==> flow/design.v <==
module arithmetic_op1 #(parameter WIDTH = 8) (
    input logic [WIDTH-1:0] a,
    input logic [WIDTH-1:0] b,
    output logic [WIDTH-1:0] c
);
    assign c = a + (b[WIDTH/2-1:0] << 1);
endmodule
module arithmetic_op2 #(parameter WIDTH = 8) (
    input logic [WIDTH-1:0] a,
    input logic [WIDTH-1:0] b,
    output logic [WIDTH-1:0] c
);
    assign c = a ^ (b >> 2);
endmodule
module arithmetic_op3 #(parameter WIDTH = 8) (
    input logic [WIDTH-1:0] a,
    input logic [WIDTH-1:0] b,
    output logic [WIDTH-1:0] c
);
    assign c = a[WIDTH-1:WIDTH/2] + b[WIDTH/2-1:0];
endmodule
module arithmetic_op4 #(parameter WIDTH = 8) (
    input logic [WIDTH-1:0] a,
    input logic [WIDTH-1:0] b,
    output logic [WIDTH-1:0] c
);
    assign c = (a & b) + a;
endmodule
module arithmetic_op5 #(parameter WIDTH = 8) (
    input logic [WIDTH-1:0] a,
    input logic [WIDTH-1:0] b,
    output logic [WIDTH-1:0] c
);
    assign c = a - (b << 3);
endmodule
module arithmetic_op6 #(parameter WIDTH = 8) (
    input logic [WIDTH-1:0] a,
    input logic [WIDTH-1:0] b,
    output logic [WIDTH-1:0] c
);
    assign c = (a | b) + WIDTH/4;
endmodule
module arithmetic_op7 #(parameter WIDTH = 8) (
    input logic [WIDTH-1:0] a,
    input logic [WIDTH-1:0] b,
    output logic [WIDTH-1:0] c
);
    assign c = {a[WIDTH-1:WIDTH/2] ^ b[WIDTH/2-1:0], a[WIDTH/2-1:0]};
endmodule
module arithmetic_op8 #(parameter WIDTH = 8) (
    input logic [WIDTH-1:0] a,
    input logic [WIDTH-1:0] b,
    output logic [WIDTH-1:0] c
);
    assign c = a + {b[WIDTH/4-1:0], b[WIDTH-1:WIDTH-WIDTH/4]};
endmodule
module arithmetic_op9 #(parameter WIDTH = 8) (
    input logic [WIDTH-1:0] a,
    input logic [WIDTH-1:0] b,
    output logic [WIDTH-1:0] c
);
    assign c = a[WIDTH-1] ? a + b : a - b;
endmodule
module arithmetic_op10 #(parameter WIDTH = 8) (
    input logic [WIDTH-1:0] a,
    input logic [WIDTH-1:0] b,
    output logic [WIDTH-1:0] c
);
    assign c = ((a & b) ^ (a | b)) + {{(WIDTH/2){1'b0}}, a[WIDTH/2-1:0]};
endmodule
module arithmetic_op11 #(parameter WIDTH = 8) (
    input logic [WIDTH-1:0] a,
    input logic [WIDTH-1:0] b,
    output logic [WIDTH-1:0] c
);
    assign c = a + {b[WIDTH-WIDTH/4-1:0], b[WIDTH-1:WIDTH-WIDTH/4]};
endmodule
module arithmetic_op12 #(parameter WIDTH = 8) (
    input logic [WIDTH-1:0] a,
    input logic [WIDTH-1:0] b,
    output logic [WIDTH-1:0] c
);
    logic [WIDTH-1:0] b_reversed;
    genvar i;
    generate
        for (i = 0; i < WIDTH; i = i + 1) begin : reverse_bits
            assign b_reversed[i] = b[WIDTH-1-i];
        end
    endgenerate
    assign c = a + b_reversed;
endmodule
module arithmetic_op13 #(parameter WIDTH = 8) (
    input logic [WIDTH-1:0] a,
    input logic [WIDTH-1:0] b,
    output logic [WIDTH-1:0] c
);
    logic [WIDTH-1:0] mask;
    assign mask = (1 << (b % WIDTH)) - 1;
    assign c = a & mask;
endmodule
module arithmetic_op14 #(parameter WIDTH = 8) (
    input logic [WIDTH-1:0] a,
    input logic [WIDTH-1:0] b,
    output logic [WIDTH-1:0] c
);
    genvar i;
    generate
        for (i = 0; i < WIDTH/2; i = i + 1) begin : interleave_bits
            assign c[i*2] = a[i+WIDTH/2];
            assign c[i*2+1] = b[i+WIDTH/2];
        end
    endgenerate
endmodule
module arithmetic_op15 #(parameter WIDTH = 8) (
    input logic [WIDTH-1:0] a,
    input logic [WIDTH-1:0] b,
    output logic [WIDTH-1:0] c
);
    assign c = (a > b) ? (a + (b << 1)) : (a - (b >> 1));
endmodule
module arithmetic_op16 #(parameter WIDTH = 8) (
    input logic [WIDTH-1:0] a,
    input logic [WIDTH-1:0] b,
    output logic [WIDTH-1:0] c
);
    assign c = {{(a[WIDTH-1:WIDTH/2] & b[WIDTH-1:WIDTH/2])}, {(a[WIDTH/2-1:0] ^ b[WIDTH/2-1:0])}};
endmodule
module arithmetic_op17 #(parameter WIDTH = 8) (
    input logic [WIDTH-1:0] a,
    input logic [WIDTH-1:0] b,
    output logic [WIDTH-1:0] c
);
    logic [WIDTH-1:0] mask;
    genvar i;
    generate
        for (i = 0; i < WIDTH; i = i + 1) begin : create_mask
            assign mask[i] = (i % 2 == 0) ? 1'b1 : 1'b0;
        end
    endgenerate
    assign c = a + (b & mask);
endmodule
module arithmetic_op18 #(parameter WIDTH = 8) (
    input logic [WIDTH-1:0] a,
    input logic [WIDTH-1:0] b,
    output logic [WIDTH-1:0] c
);
    assign c = a + (~a & b);
endmodule
module arithmetic_op19 #(parameter WIDTH = 8) (
    input logic [WIDTH-1:0] a,
    input logic [WIDTH-1:0] b,
    output logic [WIDTH-1:0] c
);
    assign c = {{(a[WIDTH-1:WIDTH/2] + b[WIDTH-1:WIDTH/2])}, {(a[WIDTH/2-1:0] - b[WIDTH/2-1:0])}};
endmodule
module arithmetic_op20 #(parameter WIDTH = 8) (
    input logic [WIDTH-1:0] a,
    input logic [WIDTH-1:0] b,
    output logic [WIDTH-1:0] c
);
    assign c = (a + b) ^ (a - b);
endmodule
module arithmetic_op21 #(parameter WIDTH = 8) (
    input logic [WIDTH-1:0] a,
    input logic [WIDTH-1:0] b,
    output logic [WIDTH-1:0] c
);
    assign c = (a[WIDTH/4-1:0] << (WIDTH/2)) + {{(3*WIDTH/4){1'b0}}, b[WIDTH-1:3*WIDTH/4]};
endmodule
module arithmetic_op22 #(parameter WIDTH = 8) (
    input logic [WIDTH-1:0] a,
    input logic [WIDTH-1:0] b,
    output logic [WIDTH-1:0] c
);
    logic [WIDTH/2-1:0] middle;
    assign middle = a[3*WIDTH/4-1:WIDTH/4] + b[3*WIDTH/4-1:WIDTH/4];
    assign c = {a[WIDTH-1:3*WIDTH/4], middle, b[WIDTH/4-1:0]};
endmodule
module arithmetic_op23 #(parameter WIDTH = 8) (
    input logic [WIDTH-1:0] a,
    input logic [WIDTH-1:0] b,
    output logic [WIDTH-1:0] c
);
    assign c = a[0] ? ((a & b) + (a | b)) : ((a ^ b) - (a & b));
endmodule
module arithmetic_op24 #(parameter WIDTH = 8) (
    input logic [WIDTH-1:0] a,
    input logic [WIDTH-1:0] b,
    output logic [WIDTH-1:0] c
);
    genvar i;
    generate
        for (i = 0; i < WIDTH; i = i + 1) begin : alternate_ops
            assign c[i] = (i % 2 == 0) ? (a[i] & b[i]) : (a[i] | b[i]);
        end
    endgenerate
endmodule
module arithmetic_op25 #(parameter WIDTH = 8) (
    input logic [WIDTH-1:0] a,
    input logic [WIDTH-1:0] b,
    output logic [WIDTH-1:0] c
);
    assign c = a + (b >> 1) + (b >> 2) + (b >> 3);
endmodule
module logic_then_pipe #(
    parameter MODULE_ID = 1,   
    parameter WIDTH = 8,        
    parameter PIPE_STAGES = 2   
) (
    input logic clk,
    input logic reset,
    input logic [WIDTH-1:0] a,
    input logic [WIDTH-1:0] b,
    output logic [WIDTH-1:0] c
);
    logic [WIDTH-1:0] combo_out;
    logic [WIDTH-1:0] pipe_regs [PIPE_STAGES:0];
    generate
        case (MODULE_ID)
            1: arithmetic_op1 #(WIDTH) combo_logic (.a(a), .b(b), .c(combo_out));
            2: arithmetic_op2 #(WIDTH) combo_logic (.a(a), .b(b), .c(combo_out));
            3: arithmetic_op3 #(WIDTH) combo_logic (.a(a), .b(b), .c(combo_out));
            4: arithmetic_op4 #(WIDTH) combo_logic (.a(a), .b(b), .c(combo_out));
            5: arithmetic_op5 #(WIDTH) combo_logic (.a(a), .b(b), .c(combo_out));
            6: arithmetic_op6 #(WIDTH) combo_logic (.a(a), .b(b), .c(combo_out));
            7: arithmetic_op7 #(WIDTH) combo_logic (.a(a), .b(b), .c(combo_out));
            8: arithmetic_op8 #(WIDTH) combo_logic (.a(a), .b(b), .c(combo_out));
            9: arithmetic_op9 #(WIDTH) combo_logic (.a(a), .b(b), .c(combo_out));
            10: arithmetic_op10 #(WIDTH) combo_logic (.a(a), .b(b), .c(combo_out));
            11: arithmetic_op11 #(WIDTH) combo_logic (.a(a), .b(b), .c(combo_out));
            12: arithmetic_op12 #(WIDTH) combo_logic (.a(a), .b(b), .c(combo_out));
            13: arithmetic_op13 #(WIDTH) combo_logic (.a(a), .b(b), .c(combo_out));
            14: arithmetic_op14 #(WIDTH) combo_logic (.a(a), .b(b), .c(combo_out));
            15: arithmetic_op15 #(WIDTH) combo_logic (.a(a), .b(b), .c(combo_out));
            16: arithmetic_op16 #(WIDTH) combo_logic (.a(a), .b(b), .c(combo_out));
            17: arithmetic_op17 #(WIDTH) combo_logic (.a(a), .b(b), .c(combo_out));
            18: arithmetic_op18 #(WIDTH) combo_logic (.a(a), .b(b), .c(combo_out));
            19: arithmetic_op19 #(WIDTH) combo_logic (.a(a), .b(b), .c(combo_out));
            20: arithmetic_op20 #(WIDTH) combo_logic (.a(a), .b(b), .c(combo_out));
            21: arithmetic_op21 #(WIDTH) combo_logic (.a(a), .b(b), .c(combo_out));
            22: arithmetic_op22 #(WIDTH) combo_logic (.a(a), .b(b), .c(combo_out));
            23: arithmetic_op23 #(WIDTH) combo_logic (.a(a), .b(b), .c(combo_out));
            24: arithmetic_op24 #(WIDTH) combo_logic (.a(a), .b(b), .c(combo_out));
            25: arithmetic_op25 #(WIDTH) combo_logic (.a(a), .b(b), .c(combo_out));
            default: arithmetic_op1 #(WIDTH) combo_logic (.a(a), .b(b), .c(combo_out));
        endcase
    endgenerate
    assign pipe_regs[0] = combo_out;
    genvar i;
    generate
        for (i = 1; i <= PIPE_STAGES; i = i + 1) begin : pipe_stage
            always_ff @(posedge clk or posedge reset) begin
                if (reset) begin
                    pipe_regs[i] <= '0;
                end else begin
                    pipe_regs[i] <= pipe_regs[i-1];
                end
            end
        end
    endgenerate
    assign c = pipe_regs[PIPE_STAGES];
endmodule
module pipe_then_logic #(
    parameter MODULE_ID = 1,   
    parameter WIDTH = 8,        
    parameter PIPE_STAGES = 2   
) (
    input logic clk,
    input logic reset,
    input logic [WIDTH-1:0] a,
    input logic [WIDTH-1:0] b,
    output logic [WIDTH-1:0] c
);
    logic [WIDTH-1:0] a_pipe [PIPE_STAGES:0];
    logic [WIDTH-1:0] b_pipe [PIPE_STAGES:0];
    assign a_pipe[0] = a;
    assign b_pipe[0] = b;
    genvar i;
    generate
        for (i = 1; i <= PIPE_STAGES; i = i + 1) begin : pipe_stage
            always_ff @(posedge clk or posedge reset) begin
                if (reset) begin
                    a_pipe[i] <= '0;
                    b_pipe[i] <= '0;
                end else begin
                    a_pipe[i] <= a_pipe[i-1];
                    b_pipe[i] <= b_pipe[i-1];
                end
            end
        end
    endgenerate
    generate
        case (MODULE_ID)
            1: arithmetic_op1 #(WIDTH) combo_logic (.a(a_pipe[PIPE_STAGES]), .b(b_pipe[PIPE_STAGES]), .c(c));
            2: arithmetic_op2 #(WIDTH) combo_logic (.a(a_pipe[PIPE_STAGES]), .b(b_pipe[PIPE_STAGES]), .c(c));
            3: arithmetic_op3 #(WIDTH) combo_logic (.a(a_pipe[PIPE_STAGES]), .b(b_pipe[PIPE_STAGES]), .c(c));
            4: arithmetic_op4 #(WIDTH) combo_logic (.a(a_pipe[PIPE_STAGES]), .b(b_pipe[PIPE_STAGES]), .c(c));
            5: arithmetic_op5 #(WIDTH) combo_logic (.a(a_pipe[PIPE_STAGES]), .b(b_pipe[PIPE_STAGES]), .c(c));
            6: arithmetic_op6 #(WIDTH) combo_logic (.a(a_pipe[PIPE_STAGES]), .b(b_pipe[PIPE_STAGES]), .c(c));
            7: arithmetic_op7 #(WIDTH) combo_logic (.a(a_pipe[PIPE_STAGES]), .b(b_pipe[PIPE_STAGES]), .c(c));
            8: arithmetic_op8 #(WIDTH) combo_logic (.a(a_pipe[PIPE_STAGES]), .b(b_pipe[PIPE_STAGES]), .c(c));
            9: arithmetic_op9 #(WIDTH) combo_logic (.a(a_pipe[PIPE_STAGES]), .b(b_pipe[PIPE_STAGES]), .c(c));
            10: arithmetic_op10 #(WIDTH) combo_logic (.a(a_pipe[PIPE_STAGES]), .b(b_pipe[PIPE_STAGES]), .c(c));
            11: arithmetic_op11 #(WIDTH) combo_logic (.a(a_pipe[PIPE_STAGES]), .b(b_pipe[PIPE_STAGES]), .c(c));
            12: arithmetic_op12 #(WIDTH) combo_logic (.a(a_pipe[PIPE_STAGES]), .b(b_pipe[PIPE_STAGES]), .c(c));
            13: arithmetic_op13 #(WIDTH) combo_logic (.a(a_pipe[PIPE_STAGES]), .b(b_pipe[PIPE_STAGES]), .c(c));
            14: arithmetic_op14 #(WIDTH) combo_logic (.a(a_pipe[PIPE_STAGES]), .b(b_pipe[PIPE_STAGES]), .c(c));
            15: arithmetic_op15 #(WIDTH) combo_logic (.a(a_pipe[PIPE_STAGES]), .b(b_pipe[PIPE_STAGES]), .c(c));
            16: arithmetic_op16 #(WIDTH) combo_logic (.a(a_pipe[PIPE_STAGES]), .b(b_pipe[PIPE_STAGES]), .c(c));
            17: arithmetic_op17 #(WIDTH) combo_logic (.a(a_pipe[PIPE_STAGES]), .b(b_pipe[PIPE_STAGES]), .c(c));
            18: arithmetic_op18 #(WIDTH) combo_logic (.a(a_pipe[PIPE_STAGES]), .b(b_pipe[PIPE_STAGES]), .c(c));
            19: arithmetic_op19 #(WIDTH) combo_logic (.a(a_pipe[PIPE_STAGES]), .b(b_pipe[PIPE_STAGES]), .c(c));
            20: arithmetic_op20 #(WIDTH) combo_logic (.a(a_pipe[PIPE_STAGES]), .b(b_pipe[PIPE_STAGES]), .c(c));
            21: arithmetic_op21 #(WIDTH) combo_logic (.a(a_pipe[PIPE_STAGES]), .b(b_pipe[PIPE_STAGES]), .c(c));
            22: arithmetic_op22 #(WIDTH) combo_logic (.a(a_pipe[PIPE_STAGES]), .b(b_pipe[PIPE_STAGES]), .c(c));
            23: arithmetic_op23 #(WIDTH) combo_logic (.a(a_pipe[PIPE_STAGES]), .b(b_pipe[PIPE_STAGES]), .c(c));
            24: arithmetic_op24 #(WIDTH) combo_logic (.a(a_pipe[PIPE_STAGES]), .b(b_pipe[PIPE_STAGES]), .c(c));
            25: arithmetic_op25 #(WIDTH) combo_logic (.a(a_pipe[PIPE_STAGES]), .b(b_pipe[PIPE_STAGES]), .c(c));
            default: arithmetic_op1 #(WIDTH) combo_logic (.a(a_pipe[PIPE_STAGES]), .b(b_pipe[PIPE_STAGES]), .c(c));
        endcase
    endgenerate
endmodule
## Reports on logic_then_pipe

The steps from the RTL of logic_then_pipe to its reports follow in flow order.
Line numbers count from 1 in the design file above.
Cell names lack the library's common part.
Not given: -

- Design top: logic_then_pipe
- Clock port: clk
- Cell library: sky130hd
- Timing corner: tt_025C_1v80

## Word level

Counts by Yosys on the flattened word-level netlist (proc, flatten, opt, wreduce). Print and check cells are left out. Cells with the same type and inputs are merged into one.

- $add $sub $neg: 1

Operators with widths:

| operator | number |
|---|---|
| adder 8 x 5 -> 8 bit | 1 |

- Output and inout port bits: 8
- Input port bits: 18
- Register bits: 16

## Depth

Longest topological path by Yosys (ltp), each cell counted once; first at word level (registers and memories cut), then after technology mapping (sequential cells cut; the memories' decode and read muxes count).

- Depth after elaboration: 1
- ABC_AREA: 0
- Mapped depth: 7

## Mapped cells and area

Yosys stat after the flow's synthesis: flattened, memories mapped to cells. It holds for the ABC_AREA given above (unset counts as 0); a run with the other value may have another netlist.
Totals and module areas in this step are rounded.

- Mapped area: 0.0006006 mm^2
- Mapped flip-flops: 16
- Standard cells after synthesis: 42

Cell types:

| cell | number | total area (um^2) |
|---|---|---|
| dfrtp_1 | 16 | 400.384 |
| ha_1 | 4 | 50.048 |
| xnor2_1 | 3 | 26.275 |
| inv_1 | 6 | 22.522 |
| fa_1 | 1 | 20.019 |
| xor2_1 | 2 | 17.517 |
| o211ai_2 | 1 | 12.512 |
| nand3_1 | 2 | 10.01 |
| o211ai_1 | 1 | 7.507 |
| o21a_1 | 1 | 7.507 |
| o21bai_1 | 1 | 7.507 |
| nor2b_1 | 1 | 6.256 |
| a21oi_1 | 1 | 5.005 |
| nand2_1 | 1 | 3.754 |
| nor2_1 | 1 | 3.754 |

By module: a second synthesis without flattening, with its own total; a netlist apart from the flattened one above.

- Cells (unflattened synthesis): 43
- Area (unflattened synthesis): 0.0006081 mm^2

Each row is one instance without its submodules.

By module:

| module | area (mm^2) | sequential area (mm^2) | cells | times used |
|---|---|---|---|---|
| logic_then_pipe | 0.0004041 | 0.0004004 | 17 | 1 |
| arithmetic_op1 #(WIDTH=8) | 0.0002039 | 0 | 26 | 1 |

## Timing after synthesis

Path of least setup slack by OpenSTA after synthesis, without wires, with an ideal clock, recovery checks aside; 20% of the period is set as input and as output delay. Where synthesis merged equal registers, the netlist keeps one of their names.

- Path kind: input-to-reg
- From: input port a[1]
- To: register pipe_regs[1][7]
- Buffers on the path: 0
- Stages on the path: 7
- Delay of the path: 1.144 ns
- Data required time: 2.697 ns
- Period: 2.82 ns
- Arrival: 1.585 ns
- Setup slack: 1.112 ns
- Time at the first pin: 0.564 ns
- Library setup time: 0.123 ns
- Synthesis period reached: 1.708 ns

"delay of the path" = arrival - input delay + setup time.
"stages on the path" counts driving pins, that of a launching flip-flop among them; a cell with two outputs on the path counts twice.
"synthesis period reached" is the clock period less the worst setup slack; recovery checks do not enter. This is arithmetic on one report: input and output delays are still those of the set period (20% each).
The rows between start and end are the longest chain of elaborated cells between them; the timing report does not say that the signal goes this way. Where chains are equally long, one stands for them.
A line is the first line of the expression or statement that the cell stems from. Yosys adds cells for indexed reads and writes and turns some case tables into memories.

- Cell sequence: ha_1 -> inv_1 -> fa_1 -> nor2b_1 -> o21a_1 -> o211ai_2 -> xnor2_1
- Cells in the longest elaborated chain: 1
- Elaborated cells on any way between the ends: 1
- Classes of those cells: 1 x add/sub

RTL lines, path post-synthesis:

| what | line | text |
|---|---|---|
| from (decl) | 212 | `input logic [WIDTH-1:0] a,` |
| adder 8 x 5 -> 8 bit | 6 | `assign c = a + (b[WIDTH/2-1:0] << 1);` |
| to (assign) | 254 | `pipe_regs[i] <= '0;` |
| to (assign) | 256 | `pipe_regs[i] <= pipe_regs[i-1];` |
| to (decl) | 217 | `logic [WIDTH-1:0] pipe_regs [PIPE_STAGES:0];` |

## Timing after layout

Path of least setup slack in the final report of entry A (OpenROAD, finished layout, wires in). Where an end is a register, its clock arrival counts in the times.

- Path kind: input-to-reg
- From: input port a[1]
- To: register pipe_regs[1][7]
- Setup slack: 0.21 ns
- Arrival: 1.42 ns
- Stages on the path: 8
- Library setup time: 0.11 ns
- Buffers on the path: 1
- Time at the first pin: 0.30 ns
- Period: 1.52 ns
- Data required time: 1.64 ns

The rows between start and end are the longest chain of elaborated cells between them; the timing report does not say that the signal goes this way. Where chains are equally long, one stands for them.

- Cell sequence: buf_6 -> ha_4 -> inv_2 -> fa_2 -> nor2b_4 -> o21a_1 -> o211ai_2 -> xnor2_1
- Cells in the longest elaborated chain: 1
- Elaborated cells on any way between the ends: 1
- Classes of those cells: 1 x add/sub

RTL lines, path post-layout:

| what | line | text |
|---|---|---|
| from (decl) | 212 | `input logic [WIDTH-1:0] a,` |
| adder 8 x 5 -> 8 bit | 6 | `assign c = a + (b[WIDTH/2-1:0] << 1);` |
| to (assign) | 254 | `pipe_regs[i] <= '0;` |
| to (assign) | 256 | `pipe_regs[i] <= pipe_regs[i-1];` |
| to (decl) | 217 | `logic [WIDTH-1:0] pipe_regs [PIPE_STAGES:0];` |

Wiki page: logic_then_pipe / flow data

Flow measurements of logic_then_pipe on sky130hd: 2 stored runs with different settings, listed in no order. Input and output delays are each 20% of the period that was set; the output load is 0.01 pF.
"achieved period" is the run's clock period less its worst setup slack. It is reckoned from that one timing run; input and output delays stay at 20% of the period that was set.
"worst setup path time" = time allowed to the worst setup path (clock period - input delay - output delay, where it has them) - its slack; a late launch clock adds to it, a late capture clock takes from it.
"total power after layout" is the tool's figure for a default switching activity; nothing was simulated.
Values from the reports are rounded here.
A setting shown as . is not set for that run.
Among the results, . means that no value is shown for the run.

| setting or result | entry A | entry B |
|---|---|---|
| period_ns | 1.52 | 2.24 |
| CORE_UTILIZATION | 19 | 55 |
| SETUP_SLACK_MARGIN | 0.21 | . |
| PLACE_DENSITY_LB_ADDON | 0.27 | . |
| CORE_ASPECT_RATIO | 0.52 | . |
| CORE_MARGIN | 7 | 2 |
| ABC_AREA | 0 | . |
| SLEW_MARGIN | 0 | 20 |
| MAX_ROUTING_LAYER | met4 | . |
| CAP_MARGIN | 20 | 25 |
| PLACE_DENSITY | . | 0.6 |
| CELL_PAD_IN_SITES_GLOBAL_PLACEMENT | . | 2 |
| CELL_PAD_IN_SITES_DETAIL_PLACEMENT | . | 1 |
| GPL_ROUTABILITY_DRIVEN | . | 0 |
| worst setup path time (ns) | 1.00 | . |
| worst setup path type | input-to-reg | . |
| final design utilization | 0.33 | . |
| total negative setup slack (ns) | 0.000 | . |
| worst slack on setup checks (ns) | 0.213 | . |
| die size (mm^2) | 0.005016 | . |
| smallest hold slack (ns) | 0.284 | . |
| achieved period (ns) | 1.307 | . |
| total power after layout (mW) | 0.9728 | . |
| synthesis area (mm^2) | 0.0006006 | . |

Entry B: no results, placement failed with GPL-0301
